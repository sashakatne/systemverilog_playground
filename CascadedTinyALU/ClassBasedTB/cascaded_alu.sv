==> flow/design.v <==
interface intf(input logic clk, rst);
        parameter DATA_WIDTH = 16;
        parameter RESULT_WIDTH = 32;
        logic [DATA_WIDTH-1:0] A;
        logic [DATA_WIDTH-1:0] B;
        logic [2:0] op_sel;
        logic start_op;
        logic [RESULT_WIDTH-1:0] result;
        logic end_op;
endinterface
package mipspkg;
    typedef struct packed {
        logic [5:0]  opcode;
        logic [25:0] payload;
    } mips_generic_format_t;
    typedef struct packed {
        logic [5:0] opcode;
        logic [4:0] rs;
        logic [4:0] rt;
        logic [4:0] rd;
        logic [4:0] shamt;
        logic [5:0] funct;
    } mips_r_format_t;
    typedef struct packed {
        logic [5:0]  opcode;
        logic [4:0]  rs;
        logic [4:0]  rt;
        logic [15:0] immediate;
    } mips_i_format_t;
    typedef struct packed {
        logic [5:0]  opcode;
        logic [25:0] address;
    } mips_j_format_t;
    typedef union packed {
        logic [31:0]          raw;
        mips_generic_format_t generic;
        mips_r_format_t       r;
        mips_i_format_t       i;
        mips_j_format_t       j;
    } mips_instruction_t;
    function void DecodeInstruction(input mips_instruction_t instruction);
        logic [5:0] opcode;
        opcode = instruction.generic.opcode;
        $display("Instruction 0x%08h", instruction.raw);
        if (opcode == 6'h00) begin
            $display("  Format: R");
            $display("  opcode=0x%02h rs=%0d rt=%0d rd=%0d shamt=%0d funct=0x%02h",
                     instruction.r.opcode,
                     instruction.r.rs,
                     instruction.r.rt,
                     instruction.r.rd,
                     instruction.r.shamt,
                     instruction.r.funct);
        end else if ((opcode == 6'h02) || (opcode == 6'h03)) begin
            $display("  Format: J");
            $display("  opcode=0x%02h address=0x%07h",
                     instruction.j.opcode,
                     instruction.j.address);
        end else begin
            $display("  Format: I");
            $display("  opcode=0x%02h rs=%0d rt=%0d immediate=0x%04h",
                     instruction.i.opcode,
                     instruction.i.rs,
                     instruction.i.rt,
                     instruction.i.immediate);
        end
        $display("");
    endfunction
endpackage
module cascaded_alu (A1, B1, op_sel, clk, rst, start_op, end_op, result);
    parameter DATA_WIDTH = 16;
    parameter RESULT_WIDTH = 32;
    input [DATA_WIDTH-1:0] A1;
    input [DATA_WIDTH-1:0] B1;
    input [2:0] op_sel;
    input clk;
    input rst;
    input start_op;
    output end_op;
    output [RESULT_WIDTH-1:0] result;
    wire end_op_alu1;  
    wire [RESULT_WIDTH-1:0] result_alu1;  
    alu1 #(.DATA_WIDTH(DATA_WIDTH), .RESULT_WIDTH(RESULT_WIDTH)) alu1
    (
        .A(A1),
        .B(B1),
        .op_sel(op_sel),
        .clk(clk),
        .rst(rst),
        .start_op(start_op),
        .end_op(end_op_alu1),
        .result(result_alu1)
    );
    alu2 #(.DATA_WIDTH(DATA_WIDTH), .RESULT_WIDTH(RESULT_WIDTH)) alu2
    (
        .A(result_alu1[RESULT_WIDTH-1:DATA_WIDTH]),
        .B(result_alu1[DATA_WIDTH-1:0]),
        .op_sel(op_sel),
        .clk(clk),
        .rst(rst),
        .start_op(end_op_alu1),
        .end_op(end_op),
        .result(result)
    );
endmodule
module alu1 (A, B, op_sel, clk, rst, start_op, end_op, result);
    parameter DATA_WIDTH = 16;
    parameter RESULT_WIDTH = 32;
    input [DATA_WIDTH-1:0] A;
    input [DATA_WIDTH-1:0] B;
    input [2:0] op_sel;
    input clk;
    input rst;
    input start_op;
    output end_op;
    output [RESULT_WIDTH-1:0] result;
    wire [RESULT_WIDTH-1:0] result_zero, result_single, result_mult;
    wire start_op_zero, start_op_single, start_op_mult, end_op_zero, end_op_single, end_op_mult;
    assign start_op_zero = start_op & op_sel[2];
    assign start_op_single = start_op & (op_sel != 3'b000) & ~op_sel[2];
    assign start_op_mult   = start_op & (op_sel == 3'b000);
    zero_cycle #(.DATA_WIDTH(DATA_WIDTH), .RESULT_WIDTH(RESULT_WIDTH)) pass_through
    (
        .A(A),
        .B(B),
        .op_sel(op_sel),
        .clk(clk),
        .rst(rst),
        .start_op(start_op_zero),
        .end_op(end_op_zero),
        .result(result_zero)
    );
    single_cycle1 #(.DATA_WIDTH(DATA_WIDTH), .RESULT_WIDTH(RESULT_WIDTH)) single
    (
        .A(A),
        .B(B),
        .op_sel(op_sel),
        .clk(clk),
        .rst(rst),
        .start_op(start_op_single),
        .end_op(end_op_single),
        .result(result_single)
    );
    three_cycle #(.DATA_WIDTH(DATA_WIDTH), .RESULT_WIDTH(RESULT_WIDTH)) mult
    (
        .A(A),
        .B(B),
        .clk(clk),
        .rst(rst),
        .start_op(start_op_mult),
        .end_op(end_op_mult),
        .result(result_mult)
    );
    assign result = op_sel[2] ? result_zero : (op_sel == 3'b000) ? result_mult : result_single;
    assign end_op = op_sel[2] ? end_op_zero : (op_sel == 3'b000) ? end_op_mult : end_op_single;
endmodule
module alu2 (A, B, op_sel, clk, rst, start_op, end_op, result);
    parameter DATA_WIDTH = 16;
    parameter RESULT_WIDTH = 32;
    input [DATA_WIDTH-1:0] A;
    input [DATA_WIDTH-1:0] B;
    input [2:0] op_sel;
    input clk;
    input rst;
    input start_op;
    output end_op;
    output [RESULT_WIDTH-1:0] result;
    wire [RESULT_WIDTH-1:0] result_zero, result_single;
    wire start_op_zero, start_op_single, end_op_zero, end_op_single;
    assign start_op_zero = start_op & ~op_sel[2];
    assign start_op_single = start_op & op_sel[2];
    zero_cycle #(.DATA_WIDTH(DATA_WIDTH), .RESULT_WIDTH(RESULT_WIDTH)) pass_through
    (
        .A(A),
        .B(B),
        .op_sel(op_sel),
        .clk(clk),
        .rst(rst),
        .start_op(start_op_zero),
        .end_op(end_op_zero),
        .result(result_zero)
    );
    single_cycle2 #(.DATA_WIDTH(DATA_WIDTH), .RESULT_WIDTH(RESULT_WIDTH)) single
    (
        .A(A),
        .B(B),
        .op_sel(op_sel),
        .clk(clk),
        .rst(rst),
        .start_op(start_op_single),
        .end_op(end_op_single),
        .result(result_single)
    );
    assign result = ~op_sel[2] ? result_zero : result_single;
    assign end_op = ~op_sel[2] ? end_op_zero : end_op_single;
endmodule
module zero_cycle (A, B, op_sel, clk, rst, start_op, end_op, result);
    parameter DATA_WIDTH = 16;
    parameter RESULT_WIDTH = 32;
    input [DATA_WIDTH-1:0] A;
    input [DATA_WIDTH-1:0] B;
    input [2:0] op_sel;
    input clk;
    input rst;
    input start_op;
    output logic end_op;
    output logic [RESULT_WIDTH-1:0] result;
    assign result = {A, B};
    assign end_op = start_op;  
endmodule
module single_cycle1 (A, B, op_sel, clk, rst, start_op, end_op, result);
    parameter DATA_WIDTH = 16;
    parameter RESULT_WIDTH = 32;
    input [DATA_WIDTH-1:0] A;
    input [DATA_WIDTH-1:0] B;
    input [2:0] op_sel;
    input clk;
    input rst;
    input start_op;
    output logic end_op;
    output logic [RESULT_WIDTH-1:0] result;
    always_ff @(posedge clk)
        if (rst)
            result <= '0;
        else
            case(op_sel)
                3'b001 : result <= A + B;
                3'b010 : result <= A - B;
                3'b011 : result <= A + B + 1;
                default : result <= '0;
            endcase
    always_ff @(posedge clk)
        if (rst)
            end_op <= '0;
        else
            end_op = (start_op == '1);
endmodule
module single_cycle2 (A, B, op_sel, clk, rst, start_op, end_op, result);
    parameter DATA_WIDTH = 16;
    parameter RESULT_WIDTH = 32;
    input [DATA_WIDTH-1:0] A;
    input [DATA_WIDTH-1:0] B;
    input [2:0] op_sel;
    input clk;
    input rst;
    input start_op;
    output logic end_op;
    output logic [RESULT_WIDTH-1:0] result;
    always_ff @(posedge clk)
        if (rst)
            result <= '0;
        else
            case(op_sel)
                3'b100 : result <= A | B;
                3'b101 : result <= A & B;
                3'b110 : result <= A ^ B;
                3'b111 : result <= {~A, ~B};
                default : result <= '0;
            endcase
    always_ff @(posedge clk)
        if (rst)
            end_op <= '0;
        else
            end_op = (start_op == '1);
endmodule
module three_cycle (A, B, clk, rst, start_op, end_op, result);
    parameter DATA_WIDTH = 16;
    parameter RESULT_WIDTH = 32;
    input [DATA_WIDTH-1:0] A;
    input [DATA_WIDTH-1:0] B;
    input clk;
    input rst;
    input start_op;
    output logic end_op;
    output logic [RESULT_WIDTH-1:0] result;
    typedef enum logic [1:0] {
        MUL_IDLE,
        MUL_START,
        MUL_WAIT
    } mul_state_t;
    mul_state_t mul_state;
    always_ff @(posedge clk) begin
        if (rst) begin
            mul_state <= MUL_IDLE;
            end_op <= '0;
            result <= '0;
        end else begin
            unique case (mul_state)
                MUL_IDLE: begin
                    if (start_op) begin
                        mul_state <= MUL_START;
                    end
                    end_op <= '0;
                end
                MUL_START: begin
                    mul_state <= MUL_WAIT;
                end             
                MUL_WAIT: begin
                    result <= A * B;
                    end_op <= '1;
                    mul_state <= MUL_IDLE;
                end
            endcase
        end
    end
endmodule
---- Tool chain data of cascaded_alu ----
The steps from the RTL of cascaded_alu to its reports follow in flow order.
Lines are those of the file above, counted from 1.
Cell names lack the library's common part.
Not given: -
inputs
  top module .............................. cascaded_alu
  clock ................................... clk
  cell library ............................ sky130hd
  library corner .......................... tt_025C_1v80

---- Elaborated design ----
Yosys after proc, flatten, opt, wreduce and memory -nomap, before mapping. Memory bits, and registers merged into a memory's read port (data or address), are not among the register bits. Print and check cells are not counted. Equal cells are merged and count once.
storage and ports
  register bits after elaboration ......... 101
  latch bits .............................. 0
  memory bits (writable) .................. 0
  memory bits (read-only) ................. 0
  word width x clocked read ports ......... 0
  memories kept ........................... 0
  input bits .............................. 38
  output and inout port bits .............. 33
  elaborated cells ........................ 50
operators by class
  add/sub/neg operators ................... 3
  $mul .................................... 1
  divide/modulo/power cells ............... 0
  magnitude comparators ................... 0
  equal/unequal tests ..................... 10
  shifts and indexed selects .............. 0
  multiplexer cells ....................... 11
  bitwise gates (word level) .............. 12
  reduce/logical cells .................... 6
operators by type and width
  kind                                            number
  multiplier 16 x 16 -> 32 bit                    1
  case mux 32 bit (select 4 bit)                  1
  case mux 32 bit (select 3 bit)                  1
  two-way mux 32 bit                              3
  NOT 16 bit                                      2
  adder 32 x 1 -> 32 bit (second input constant)  1
  adder 16 x 16 -> 17 bit                         1
  subtractor 16 x 16 -> 17 bit                    1
  AND 16 bit                                      1
  bitwise OR 16 bit                               1
  XOR 16 bit                                      1
  == test 3 bit (second input constant)           4
  AND 1 bit                                       6
  == test 3 x 2 -> 1 bit (second input constant)  2
  nonzero test 3 bit                              2
  case mux 2 bit (select 3 bit)                   1
  == test 3 x 1 -> 1 bit (second input constant)  1
  zero test 3 bit                                 1
  two-way mux 1 bit                               3
  == test 2 x 1 -> 1 bit (second input constant)  1
  != test 2 x 1 -> 1 bit (second input constant)  1
  == test 2 bit (second input constant)           1
  zero test 2 bit                                 1
  AND reduction 2 bit                             1
  nonzero test 2 bit                              1
  case mux 1 bit (select 2 bit)                   1
  two-way mux 2 bit                               1
  NOT 1 bit                                       1

---- Depth ----
Longest topological path by Yosys (ltp), each cell counted once; first at word level (registers and memories cut), then after technology mapping (sequential cells cut; the memories' decode and read muxes count).
logic depth
  word-level depth ........................ 5
  ABC_AREA ................................ 0
  depth in mapped cells ................... 26
  gate-level depth less buffers ........... 24

---- After synthesis ----
The flow's flattened synthesis, as Yosys stat reports it; memories are mapped. The netlist is that of the ABC_AREA named above (0 if unset); the other value can give another one.
cell types
  cell      number  total area (µm²)
  fa_1      196     3.92E+03
  ha_1      169     2.11E+03
  dfxtp_1   89      1.78E+03
  inv_1     347     1.3E+03
  nor2_1    225     844.56
  nand2_1   178     668.141
  a21oi_1   117     585.562
  xnor2_1   43      376.611
  a21o_1    46      345.331
  clkbuf_1  70      262.752
  mux2i_1   24      240.23
  a211oi_1  25      187.68
  xor2_1    17      148.893
  and2_1    23      143.888
  o22ai_1   22      137.632
  o21ai_0   26      130.125
  nor2b_1   14      87.584
  nand3_1   16      80.077
Other cell types: 64; their cells: 174.
mapped netlist
  cell count .............................. 1821
  cell area after synthesis ............... 14724.1 µm²
  area of sequential cells ................ 1781.7 µm²
  flip-flop cells ......................... 89
  buffers ................................. 86
The figures by module come from a second, unflattened synthesis with its own total; it is not the netlist above.
second synthesis, totals
  cells (unflattened synthesis) ........... 1976
  area (unflattened synthesis) ............ 16483.3 µm²
Each row is one instance without its submodules.
modules
  module         times used  cells  area (µm²)  seq. area (µm²)
  three_cycle    1           1136   9883.2      720.7
  single_cycle1  1           373    2835.2      400.4
  single_cycle2  1           205    1709.1      660.6
  alu1           1           157    1004.7      0.0
  alu2           1           39     555.5       0.0
  zero_cycle     2           33     247.7       0.0
  cascaded_alu   1           0      0.0         0.0

---- Worst setup path after synthesis ----
OpenSTA on the mapped netlist: ideal clock, no wires. The path of least setup slack (recovery checks aside). Input and output delay are each 20% of the period. Register names are those of the netlist, which keeps one name where synthesis merged equal registers.
path after synthesis
  path type ............................... input-to-reg
  start ................................... input port B1[15]
  end ..................................... register alu1.mult.result[29]
  clock period ............................ 12.8 ns
  input delay ............................. 2.560 ns
  setup time .............................. 0.106 ns
  time at the first pin ................... 2.560 ns
  arrival time ............................ 8.228 ns
  required time ........................... 12.694 ns
  path slack .............................. 4.466 ns
  path delay .............................. 5.774 ns
  stages on the path ...................... 22
  buffers on the path ..................... 2
  synthesis period reached ................ 8.334 ns
"path delay" = arrival - input delay + setup time.
"stages on the path" counts driving pins, that of a launching flip-flop among them; a cell with two outputs on the path counts twice.
"synthesis period reached" = period - worst setup slack (recovery checks aside). The figure is calculated, with input and output delays left at 20% of the set period.
Between the ends stands the longest chain of elaborated cells between them, by number of cells; it is not shown to be the way that was timed. Of several equally long chains one is given.
Each line given opens the expression or statement behind the cell; cells for indexed reads and writes are added by Yosys, which also makes memories of some case tables.
on the way, after synthesis
  path through ............................ clkbuf_1 clkinv_1 nor2_1 fa_1 fa_1 fa_1 fa_1 fa_1 inv_1 fa_1 inv_1 ha_1 clkbuf_1 nand2_1 o21ai_0 a311oi_1 or4_1 o21ai_1 a21o_1 a21oi_1 or4b_1 o311ai_0
  length of the longest elaborated chain .. 1
  elaborated cells between the ends (all ways) .. 1
  RTL lines with such cells ............... 1
  classes of those cells .................. mul (1)
ends and longest elaborated chain, after synthesis
  element                       line  text
  from (decl)                   74    input [DATA_WIDTH-1:0] B1;
  multiplier 16 x 16 -> 32 bit  299   result <= A * B;
  to (assign)                   286   result <= '0;
  to (assign)                   299
  to (decl)                     275   output logic [RESULT_WIDTH-1:0] result;

---- Worst path after layout ----
Path of least setup slack in the final report of run 1 (OpenROAD, finished layout, wires in). Where an end is a register, its clock arrival counts in the times.
path post-layout
  path type ............................... input-to-reg
  start ................................... input port A1[4]
  end ..................................... register alu1.mult.result[29]
  clock period ............................ 13.1 ns
  input delay ............................. 2.62 ns
  setup time .............................. 0.10 ns
  time at the first pin ................... 2.62 ns
  arrival time ............................ 9.85 ns
  required time ........................... 13.39 ns
  path slack .............................. 3.55 ns
  stages on the path ...................... 23
  buffers on the path ..................... 1
Between the ends stands the longest chain of elaborated cells between them, by number of cells; it is not shown to be the way that was timed. Of several equally long chains one is given.
on the way, post-layout
  path through ............................ clkdlybuf4s50_1 inv_1 nor2_1 fa_1 inv_1 fa_1 fa_1 fa_1 inv_1 fa_1 inv_1 fa_1 inv_1 ha_1 nand3_1 nor2_1 a21oi_1 o311a_1 o21ai_1 a21o_1 a21oi_1 or4b_1 o311ai_0
  length of the longest elaborated chain .. 1
  elaborated cells between the ends (all ways) .. 1
  RTL lines with such cells ............... 1
  classes of those cells .................. mul (1)
ends and longest elaborated chain, post-layout
  element                       line  text
  from (decl)                   73    input [DATA_WIDTH-1:0] A1;
  multiplier 16 x 16 -> 32 bit  299   result <= A * B;
  to (assign)                   286   result <= '0;
  to (assign)                   299
  to (decl)                     275   output logic [RESULT_WIDTH-1:0] result;

# Flow runs of cascaded_alu

Record of 2 stored runs of the RTL-to-layout flow on cascaded_alu, platform sky130hd. The runs are unordered. Constraints: input delay and output delay 20% of the set period each, output load 0.01 pF.
By "achieved clock period" is meant the clock period of the run minus its worst setup slack. This is arithmetic on one report: input and output delays are still those of the set period (20% each).

---- run 1 ----
settings
  period_ns = 13.1
  CORE_UTILIZATION = 33
  SETUP_SLACK_MARGIN = 3.43
  PLACE_DENSITY_LB_ADDON = 0.22
  TNS_END_PERCENT = 25
  GPL_ROUTABILITY_DRIVEN = 1
  CTS_CLUSTER_SIZE = 20
  CTS_CLUSTER_DIAMETER = 68
  MIN_ROUTING_LAYER = met1
  CAP_MARGIN = 20
  CORE_MARGIN = 2
  SLEW_MARGIN = 20
results
  setup slack of the worst path ........... 3.546 ns
  area inside the die boundary ............ 46324.0 µm²
  achieved clock period ................... 9.554 ns
  final setup TNS ......................... 0.000 ns
  smallest hold slack ..................... 0.448 ns
  standard-cell area of the final layout .. 16209.3 µm²
  Yosys chip area after synthesis ......... 14724.1 µm²

---- run 2 ----
settings
  period_ns = 6.33
  CAP_MARGIN = 20
  CORE_MARGIN = 2
  CORE_UTILIZATION = 40
  SLEW_MARGIN = 20
results
  setup slack of the worst path ........... -0.224 ns
  area inside the die boundary ............ 38361.1 µm²
  achieved clock period ................... 6.554 ns
  final setup TNS ......................... -0.839 ns
  smallest hold slack ..................... 0.446 ns
  standard-cell area of the final layout .. 19738.9 µm²
  Yosys chip area after synthesis ......... 14724.1 µm²
